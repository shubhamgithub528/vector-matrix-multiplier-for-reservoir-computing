==> flow/design.v <==
`timescale 1ns / 1ps
module Bin_CSD_converter( clk, a, ready, idle, start,csd );
input clk, start ;
input [16:0] a ;
output reg ready  = 1 ;
output reg idle = 1 ;
output reg [33:0] csd ;
integer i, j ;
reg[16:0] a1 ;
reg [33:0] c ;
reg [4:0] count = 5'b00000 ;
reg carry=0;
reg start_csd = 0 ;
 wire temp ;
always @( posedge clk )
if(ready== 1 && start  )
        begin
          a1 <= a ;
          idle <= 1 ;
          ready <= 0 ;
          i <= 0 ;
          c <= 0 ;
          count <= 0 ;
          carry <= 0 ; 
          start_csd = 1 ; 
        end 
else if(start_csd == 1 && ready == 0 )
    begin
        if(i <= 16)
            begin
                if(i == 16 )
                    begin
                        idle <= 0;
                        ready <= 1;
                        csd <= c ;
                    end
                else
                    begin
                        j = i + count ;
                        if(carry == 0)
                        begin
                        if({a1[i+1],a1[i]}==2'b00 ||{a1[i+1],a1[i]}==2'b10)
                            begin 
                            c[j ] <= 1'b0;
                            c[j+1] <= 1'b0 ;
                            i <= i +1 ;
                            carry <= 0;
                            count <= count + 1 ;
                            end 
                        else if({a1[i+1],a1[i]}==2'b01)
                            begin
                                c[j] <= 1'b1;
                                c[j+1] <= 1'b0;
                                i <= i +1 ;
                                carry <= 0;
                                count <= count + 1 ;
                            end
                        else if({a1[i+1],a1[i]}==2'b11)
                            begin
                                count <= count + 2 ;
                                c[j] <= 1'b1;
                                c[j + 1] <= 1'b1;
                                carry <= 1;
                                i <= i +2 ;
                            end
                        else
                            begin
                                c <= a1;
                                carry <= 0;
                                i <= i +1 ;
                            end
                        end 
                        else
                            begin
                            if({a1[i+1],a1[i]}==2'b01 ||{a1[i+1],a1[i]}==2'b11)
                                begin 
                                    c[j] <= 1'b0;
                                    c[j+1] <= 1'b0;
                                    i <= i +1 ;
                                    carry <= 1;
                                    count <= count + 1 ;
                                end 
                            else if({a1[i+1],a1[i]}==2'b00)
                                begin
                                    c[j] <= 1'b1;
                                    c[j+1] <= 1'b0;
                                    i <= i +1 ;
                                    carry <= 0;
                                    count <= count + 1 ;
                                end
                            else if({a1[i+1],a1[i]}==2'b10)
                                begin
                                    c[j] <= 1'b1;
                                    count <= count + 2 ;
                                   c[j+1] <= 1'b1;
                                    carry <= 1;
                                    i <= i +2 ;
                                end
                            else
                                begin
                                    c <= a1;
                                    carry <= 0;
                                    i <= i + 1 ;
                                end
                        end 
                    end
                end 
            end 
endmodule
Step by step through the tools: Bin_CSD_converter
What the tools print for Bin_CSD_converter, step after step.
Lines are those of the file above, counted from 1.
Cell names lack the library's common part.
{ "design": {"top": "Bin_CSD_converter", "clock": "clk", "library": "sky130hd", "corner": "tt_025C_1v80"} }

Word-level counts
Source: Yosys, flattened and elaborated, memories not mapped. Widths are those after wreduce. Registers that Yosys merges into a memory's read port (data or address) are not register bits. Print and check cells do not count. Equal cells are merged and count once.
{ "classes": {"shift": 6, "n_logic": 13, "cmp": 1, "reduce_and_logical": 10, "multipliers": 0, "n_mux": 28, "n_addsub": 8, "n_div": 0, "eq_ne": 5} }
{ "op_table": {"columns": ["op", "count"], "rows": [
  ["34-bit 2-to-1 mux", 7],
  ["32-bit 2-to-1 mux", 7],
  ["34-bit bitwise OR", 5],
  ["1-bit by 33-bit variable shift with 34-bit output (first input constant)", 4],
  ["34-bit AND", 3],
  ["34-bit NOT", 2],
  ["32-bit negator with 33-bit output", 2],
  ["17-bit by 32-bit indexed select with 1-bit output", 2],
  ["32-bit by 2-bit adder with 32-bit output (second input constant)", 2],
  ["5-bit 2-to-1 mux", 7],
  ["32-bit by 3-bit adder with 32-bit output (second input constant)", 1],
  ["32-bit by 5-bit adder with 32-bit output", 1],
  ["32-bit by 6-bit less-or-equal comparator with 1-bit output (second input constant)", 1],
  ["32-bit by 6-bit == test with 1-bit output (second input constant)", 1],
  ["1-bit 2-to-1 mux", 7],
  ["3-bit AND reduction", 2],
  ["5-bit by 1-bit adder with 5-bit output (second input constant)", 1],
  ["5-bit by 2-bit adder with 5-bit output (second input constant)", 1],
  ["5-bit AND reduction", 1],
  ["2-bit == test (second input constant)", 2],
  ["4-bit by 1-bit != test with 1-bit output (second input constant)", 1],
  ["4-bit AND reduction", 1],
  ["4-bit nonzero test", 1],
  ["1-bit NOT", 3],
  ["1-bit logical AND", 2],
  ["1-bit logical OR", 2],
  ["2-bit by 1-bit == test with 1-bit output (second input constant)", 1],
  ["2-bit zero test", 1]
]} }
{ "bits": {"mem_count": 0, "latchBits": 0, "inputBits": 19, "register_bits": 126, "rom_bits": 0, "mem_bits_rw": 0, "clocked_rd_ports_x_width": 0, "elab_cells": 80, "output_inout_bits": 36} }

Longest topological paths
Longest topological path by Yosys (ltp), each cell counted once; first at word level (registers and memories cut), then after technology mapping (sequential cells cut; the memories' decode and read muxes count).
{ "logic_depth": {"word_depth": 12, "ABC_AREA": 1, "depth_mapped": 40, "depth_no_buf": 39} }

Synthesis result
Yosys stat after the flow's synthesis: flattened, memories mapped to cells. It holds for the ABC_AREA given above (unset counts as 0); a run with the other value may have another netlist.
The area totals of this step are shown rounded.
{ "mapped": {"buf_cells": 59, "flip_flops": 126, "cells": 2040, "synth_area_um2": 12210, "seq_area_um2": 3043} }
{ "by_type": {"columns": ["cell", "count", "area_total_um2"], "rows": [
  ["nand2_1", 544, 2.04E+03],
  ["edfxtp_1", 52, 1.56E+03],
  ["dfxtp_1", 74, 1.48E+03],
  ["nand3_1", 256, 1.28E+03],
  ["nor2_1", 238, 893.357],
  ["inv_1", 215, 807.024],
  ["nand4_1", 106, 663.136],
  ["a21oi_1", 90, 450.432],
  ["o21ai_0", 86, 430.413],
  ["nand2_2", 53, 331.568],
  ["xor2_1", 31, 271.51],
  ["nor3_1", 39, 195.187],
  ["nor2_2", 31, 193.936],
  ["nor2_4", 17, 191.434],
  ["ha_1", 13, 162.656],
  ["clkbuf_1", 43, 161.405],
  ["nand3_2", 12, 120.115],
  ["inv_2", 24, 90.086]
]} }
Not listed: further types 37, cells in them 116.

Timing after synthesis
Path of least setup slack by OpenSTA after synthesis, without wires, with an ideal clock, recovery checks aside; 20% of the period is set as input and as output delay. Where synthesis merged equal registers, the netlist keeps one of their names.
{ "synth_path": {"path_kind": "register -> register", "from": "register i[0]", "to": "register c[24]", "arrival_time_ns": 4.388, "clock_period_ns": 6.7, "setup_slack_ns": 2.193, "path_buffers": 0, "launch_ns": 0.000, "path_stages": 36, "required_ns": 6.581, "delay_ns": 4.507, "setup_time_ns": 0.119, "period_less_setup_slack_ns": 4.507} }
"delay_ns" = arrival - input delay + setup time.
"path_stages": output pins that drive a net of the path, with the launching flip-flop's if there is one; two outputs of one cell count as two.
"period_less_setup_slack_ns" is the clock period less the worst setup slack; recovery checks do not enter. This is arithmetic on one report: input and output delays are still those of the set period (20% each).
A register here has more assigning lines than the two given.
Lines with a computed index may be missing from the assigning lines.
{ "synth_via": {"path_cell_list": "dfxtp_1 -> ha_1 -> inv_1 -> fa_1 -> inv_1 -> ha_1 -> nor2_1 -> inv_1 -> nor2_1 -> nand3_1 -> nor2_1 -> nand2_1 -> nor2_2 -> nand3_2 -> nor2_4 -> nand2_2 -> nor2_4 -> nand3_1 -> nor2_1 -> nand2_1 -> nand2_1 -> inv_1 -> nor2_1 -> nand2_1 -> nand2_1 -> nand2_1 -> nor2_4 -> nand3_4 -> clkinv_2 -> nand2_1 -> nor2_2 -> nand2_1 -> nand2_1 -> nand2_1 -> nand2_1 -> a21oi_1"} }
{ "synth_rtl": {"columns": ["item", "line", "source"], "rows": [
  ["start, declared", 8, "integer i, j ;"],
  ["start, assigned", 46, "i <= i +1 ;"],
  ["start, assigned", 54, "i <= i +1 ;"],
  ["end, assigned", 68, "c <= a1;"],
  ["end, assigned", 101, "c <= a1;"],
  ["end, declared", 10, "reg [33:0] c ;"]
]} }
No chain of elaborated cells between the ends is given.

Timing after layout
From the final timing report of run A: the path of least setup slack in the routed layout; clock arrival at registers is part of the times.
{ "layout_path": {"path_kind": "register -> register", "from": "register count[4]", "to": "register c[25]", "launch_ns": 0.46, "clock_period_ns": 3.44, "arrival_time_ns": 5.76, "setup_time_ns": 0.12, "path_stages": 35, "required_ns": 3.78, "path_buffers": 1, "setup_slack_ns": -1.98} }
A register here has more assigning lines than the two given.
Lines with a computed index may be missing from the assigning lines.
{ "layout_via": {"path_cell_list": "dfxtp_1 -> ha_4 -> nand2_1 -> nand2_1 -> inv_1 -> nand2_1 -> nand2_1 -> nand2_2 -> nand2_1 -> nand2_2 -> nor2_1 -> nand3_4 -> nor2_8 -> nand2_2 -> nand2_2 -> nand2_2 -> nor2_4 -> buf_4 -> nand2_4 -> nor2_4 -> nand3_2 -> nand2_2 -> nand3_1 -> nor2_1 -> nand2_1 -> nand2_1 -> nand2_2 -> nor2_4 -> nand3_4 -> nor2_2 -> nand2_1 -> nor2_1 -> nand2_1 -> a21oi_2 -> a21oi_2"} }
{ "layout_rtl": {"columns": ["item", "line", "source"], "rows": [
  ["start, declared", 11, "reg [4:0] count = 5'b00000 ;"],
  ["start, assigned", 48, "count <= count + 1 ;"],
  ["start, assigned", 56, "count <= count + 1 ;"],
  ["end, assigned", 68, "c <= a1;"],
  ["end, assigned", 101, "c <= a1;"],
  ["end, declared", 10, "reg [33:0] c ;"]
]} }
No chain of elaborated cells between the ends is given.

FLOW RESULTS
============

Design Bin_CSD_converter on sky130hd. What follows are 2 stored runs of the flow, each under its own settings; their order means nothing. The constraints put input and output delay at 20% of the set period each and load the outputs with 0.01 pF.
By "period_less_ws_ns" is meant the clock period of the run minus its worst setup slack. This is arithmetic on one report: input and output delays are still those of the set period (20% each).
"worst_path_time_ns" = time allowed to the worst setup path (clock period - input delay - output delay, where it has them) - its slack; a late launch clock adds to it, a late capture clock takes from it.
Results are given in rounded form.
[
  {
    "run": "run A",
    "settings": { "period_ns": 3.44, "CORE_UTILIZATION": 36, "SETUP_SLACK_MARGIN": 0.34, "PLACE_DENSITY_LB_ADDON": 0.16, "CELL_PAD_IN_SITES_DETAIL_PLACEMENT": 1, "ABC_AREA": 1, "CTS_CLUSTER_SIZE": 17, "SLEW_MARGIN": 35, "CAP_MARGIN": 20, "CORE_MARGIN": 2 },
    "results": { "cell_area_final_um2": 19080, "yosys.chip_area_um2": 12210, "period_less_ws_ns": 5.418, "setup_tns_ns": -61.48, "design_die_area_um2": 35410, "worstSetupSlack_ns": -1.978, "holdWs_ns": 0.451, "worst_path_time_ns": 5.42, "worstPathKind": "register -> register" }
  },
  {
    "run": "run B",
    "settings": { "period_ns": 4.28, "CORE_UTILIZATION": 16, "PLACE_DENSITY": 0.4, "HOLD_SLACK_MARGIN": 0.06, "CELL_PAD_IN_SITES_DETAIL_PLACEMENT": 2, "CTS_CLUSTER_DIAMETER": 248, "CAP_MARGIN": 20, "CORE_MARGIN": 2, "SLEW_MARGIN": 20 },
    "results": { "cell_area_final_um2": 17270, "yosys.chip_area_um2": 10780, "period_less_ws_ns": 5.332, "setup_tns_ns": -32.62, "design_die_area_um2": 69480, "worstSetupSlack_ns": -1.052, "holdWs_ns": 0.440, "worst_path_time_ns": 5.33, "worstPathKind": "register -> register" }
  }
]
